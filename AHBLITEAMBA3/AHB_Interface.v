==> flow/design.v <==
module AHB_Interface(
  input HCLK,
  input HRESETIN,
  input HSELX,
  input HWRITE,
  input [1:0]HTRANS,
  input [1:0]HSIZE,
  input [31:0]HADDR,
  input [31:0]HWDATA,
  input[31:0]HRDATA,
  input HREADYOUT,
  output reg HSELX_OUT,
  output reg HWRITE_OUT,
  output reg [1:0]HTRANS_OUT,
  output reg [1:0]HSIZE_OUT,
  output reg [31:0]HADDR_OUT,
  output reg [31:0]HWDATA_OUT
);
  reg HSELX_TEMP;
  reg HWRITE_TEMP;
  reg [1:0]HTRANS_TEMP;
  reg [1:0]HSIZE_TEMP;
  reg [31:0]HADDR_TEMP;
  reg [31:0]HWDATA_TEMP;
  always @ (posedge HCLK)
    begin
      if(!HRESETIN)
        begin
           HWDATA_OUT <= 0;
        end
      else
        begin
           HWDATA_OUT <= HWDATA; 
        end
    end
  always @ (posedge HCLK)
    begin
      if(!HRESETIN)
        begin
           HSELX_OUT <= 0;
           HWRITE_OUT <= 0;
           HTRANS_OUT <= 0;
           HSIZE_OUT <= 0;
           HADDR_OUT <= 0;
        end
      else
        begin
           HSELX_TEMP <= HSELX;
           HSELX_OUT  <= HSELX_TEMP;
           HWRITE_TEMP <= HWRITE;
           HWRITE_OUT <= HWRITE_TEMP;
           HTRANS_TEMP <= HTRANS;
           HTRANS_OUT <= HTRANS_TEMP;
           HSIZE_TEMP <= HSIZE; 
           HSIZE_OUT <= HSIZE_TEMP;
           HADDR_TEMP <= HADDR;
           HADDR_OUT <= HADDR_TEMP;
        end  
    end
endmodule
* Reports on AHB_Interface
The steps from the RTL of AHB_Interface to its reports follow in flow order. Line numbers count from 1 in the design file above. Not given: -
Design: design top AHB_Interface, clock HCLK, library sky130hd, library corner tt_025C_1v80

* Elaborated design
Source: Yosys, flattened and elaborated, memories not mapped. Widths are those after wreduce; folded enables and synchronous resets count as part of the registers. Registers that Yosys merges into a memory's read port (data or address) are not register bits. Print and check cells do not count. Equal cells are merged and count once.
Bit counts: output and inout port bits 70, bits in registers 108, elaborated cells 11, input port bits 105

* Logic depth
Yosys ltp: most cells in a row. Word level: on the elaborated netlist, between registers, memories and ports. Mapped: between sequential cells and ports; inverters and the memories' decode and read muxes count.
Depth: depth in word-level cells 0, ABC_AREA 0, mapped depth 2, mapped depth without buffers 1

* Synthesis result
Source: synth_stat.txt of the flow (Yosys; design flattened, memories mapped). It holds for the ABC_AREA given above (unset counts as 0); a run with the other value may have another netlist. The area totals of this step are shown rounded.
Synthesis totals: cell count 185, sequential area 2540 um2, synthesis area 3070 um2, mapped flip-flops 108, buffers 7
Cell types:
- sky130_fd_sc_hd__dfxtp_1 | count 70, area in all 1.4E+03 um2
- sky130_fd_sc_hd__edfxtp_1 | count 38, area in all 1.14E+03 um2
- sky130_fd_sc_hd__and2_2 | count 43, area in all 322.81 um2
- sky130_fd_sc_hd__and2_1 | count 27, area in all 168.912 um2
- sky130_fd_sc_hd__clkbuf_2 | count 7, area in all 35.034 um2

* Path before layout
OpenSTA on the mapped netlist: ideal clock, no wires. The path of least setup slack (recovery checks aside). Input and output delay are each 20% of the period. Register names are those of the netlist, which keeps one name where synthesis merged equal registers.
Path post-synthesis: path type reg2reg, start point register HADDR_TEMP[13], end point register HADDR_OUT[13], buffers on the path 0, stages 2, path delay 618 ps, required time 653 ps, library setup time 116 ps, launch time at the first pin 0 ps, period 769 ps, arrival time 502 ps, slack 151 ps, synthesis period reached 618 ps
"path delay" is the arrival time less input delay plus setup time. "stages" counts driving pins, that of a launching flip-flop among them; a cell with two outputs on the path counts twice. "synthesis period reached" is the clock period less the worst setup slack; recovery checks do not enter. This is arithmetic on one report: input and output delays are still those of the set period (20% each).
On the way, post-synthesis: path through sky130_fd_sc_hd__edfxtp_1 -> sky130_fd_sc_hd__and2_2, cells in the longest elaborated chain 0, elaborated cells on any way between the ends 0, source lines of those cells 0
Ends and longest elaborated chain, post-synthesis:
- from (decl) | RTL line 23 | reg [31:0]HADDR_TEMP;
- from (assign) | RTL line 56 | HADDR_TEMP <= HADDR;
- to (assign) | RTL line 44 | HADDR_OUT <= 0;
- to (assign) | RTL line 57 | HADDR_OUT <= HADDR_TEMP;
- to (decl) | RTL line 16 | output reg [31:0]HADDR_OUT,

* Path in the finished layout
Path of least setup slack in the final report of flow run 2 (OpenROAD, finished layout, wires in). Where an end is a register, its clock arrival counts in the times. The report prints the path's times to 10 ps; the period is as set.
Path post-layout: path type reg2out, start point register HTRANS_OUT[0], end point output port HTRANS_OUT[0], period 962 ps, output delay 190 ps, required time 770 ps, stages 2, arrival time 800 ps, launch time at the first pin 350 ps, buffers on the path 1, slack -30 ps
On the way, post-layout: path through sky130_fd_sc_hd__dfxtp_1 -> sky130_fd_sc_hd__buf_2, cells in the longest elaborated chain 0, elaborated cells on any way between the ends 0, source lines of those cells 0
Ends and longest elaborated chain, post-layout:
- from (decl) | RTL line 14 | output reg [1:0]HTRANS_OUT,
- from (assign) | RTL line 42 | HTRANS_OUT <= 0;
- from (assign) | RTL line 53 | HTRANS_OUT <= HTRANS_TEMP;
- to (decl) | RTL line 14

==> results <==
Design AHB_Interface on sky130hd. What follows are 2 stored runs of the flow, each under its own settings; their order means nothing. The constraints put input and output delay at 20% of the set period each and load the outputs with 0.01 pF.
By "achieved clock period" is meant the clock period of the run minus its worst setup slack. This is arithmetic on one report: input and output delays are still those of the set period (20% each).
"worst setup path time" = time allowed to the worst setup path (clock period - input delay - output delay, where it has them) - its slack; a late launch clock adds to it, a late capture clock takes from it.
By "power" is meant OpenSTA's value without simulated activity: inputs other than the clock are taken to toggle once in ten clock periods, and the tool carries that through the logic.
"worst setup path time" is given in steps of 10 ps.
Results are given in rounded form.
[flow run 1] settings: period_ns=0.907, CORE_UTILIZATION=46, SETUP_SLACK_MARGIN=0.13, PLACE_DENSITY_LB_ADDON=0.27, CORE_MARGIN=4, CELL_PAD_IN_SITES_GLOBAL_PLACEMENT=3, CELL_PAD_IN_SITES_DETAIL_PLACEMENT=0, TNS_END_PERCENT=40, ABC_AREA=1, CAP_MARGIN=20, SLEW_MARGIN=20
[flow run 1] result: did not finish, placement stopped with FLW-0024
[flow run 2] settings: period_ns=0.962, CORE_UTILIZATION=45, SETUP_SLACK_MARGIN=0.16, PLACE_DENSITY_LB_ADDON=0.19, CELL_PAD_IN_SITES_DETAIL_PLACEMENT=0, GPL_ROUTABILITY_DRIVEN=0, CTS_CLUSTER_SIZE=35, CTS_CLUSTER_DIAMETER=60, SLEW_MARGIN=25, MIN_ROUTING_LAYER=met2, CAP_MARGIN=20, CORE_MARGIN=2
[flow run 2] result: chip area after synthesis (Yosys) 3070 um2, die area 7500 um2, standard-cell area of the final layout 4700 um2, utilization 70.4 %, worst setup slack after layout -30 ps, total negative slack -877 ps, worst hold slack 328 ps, power 9010 uW, achieved clock period 992 ps, worst setup path time 800 ps, worst setup path kind reg2out
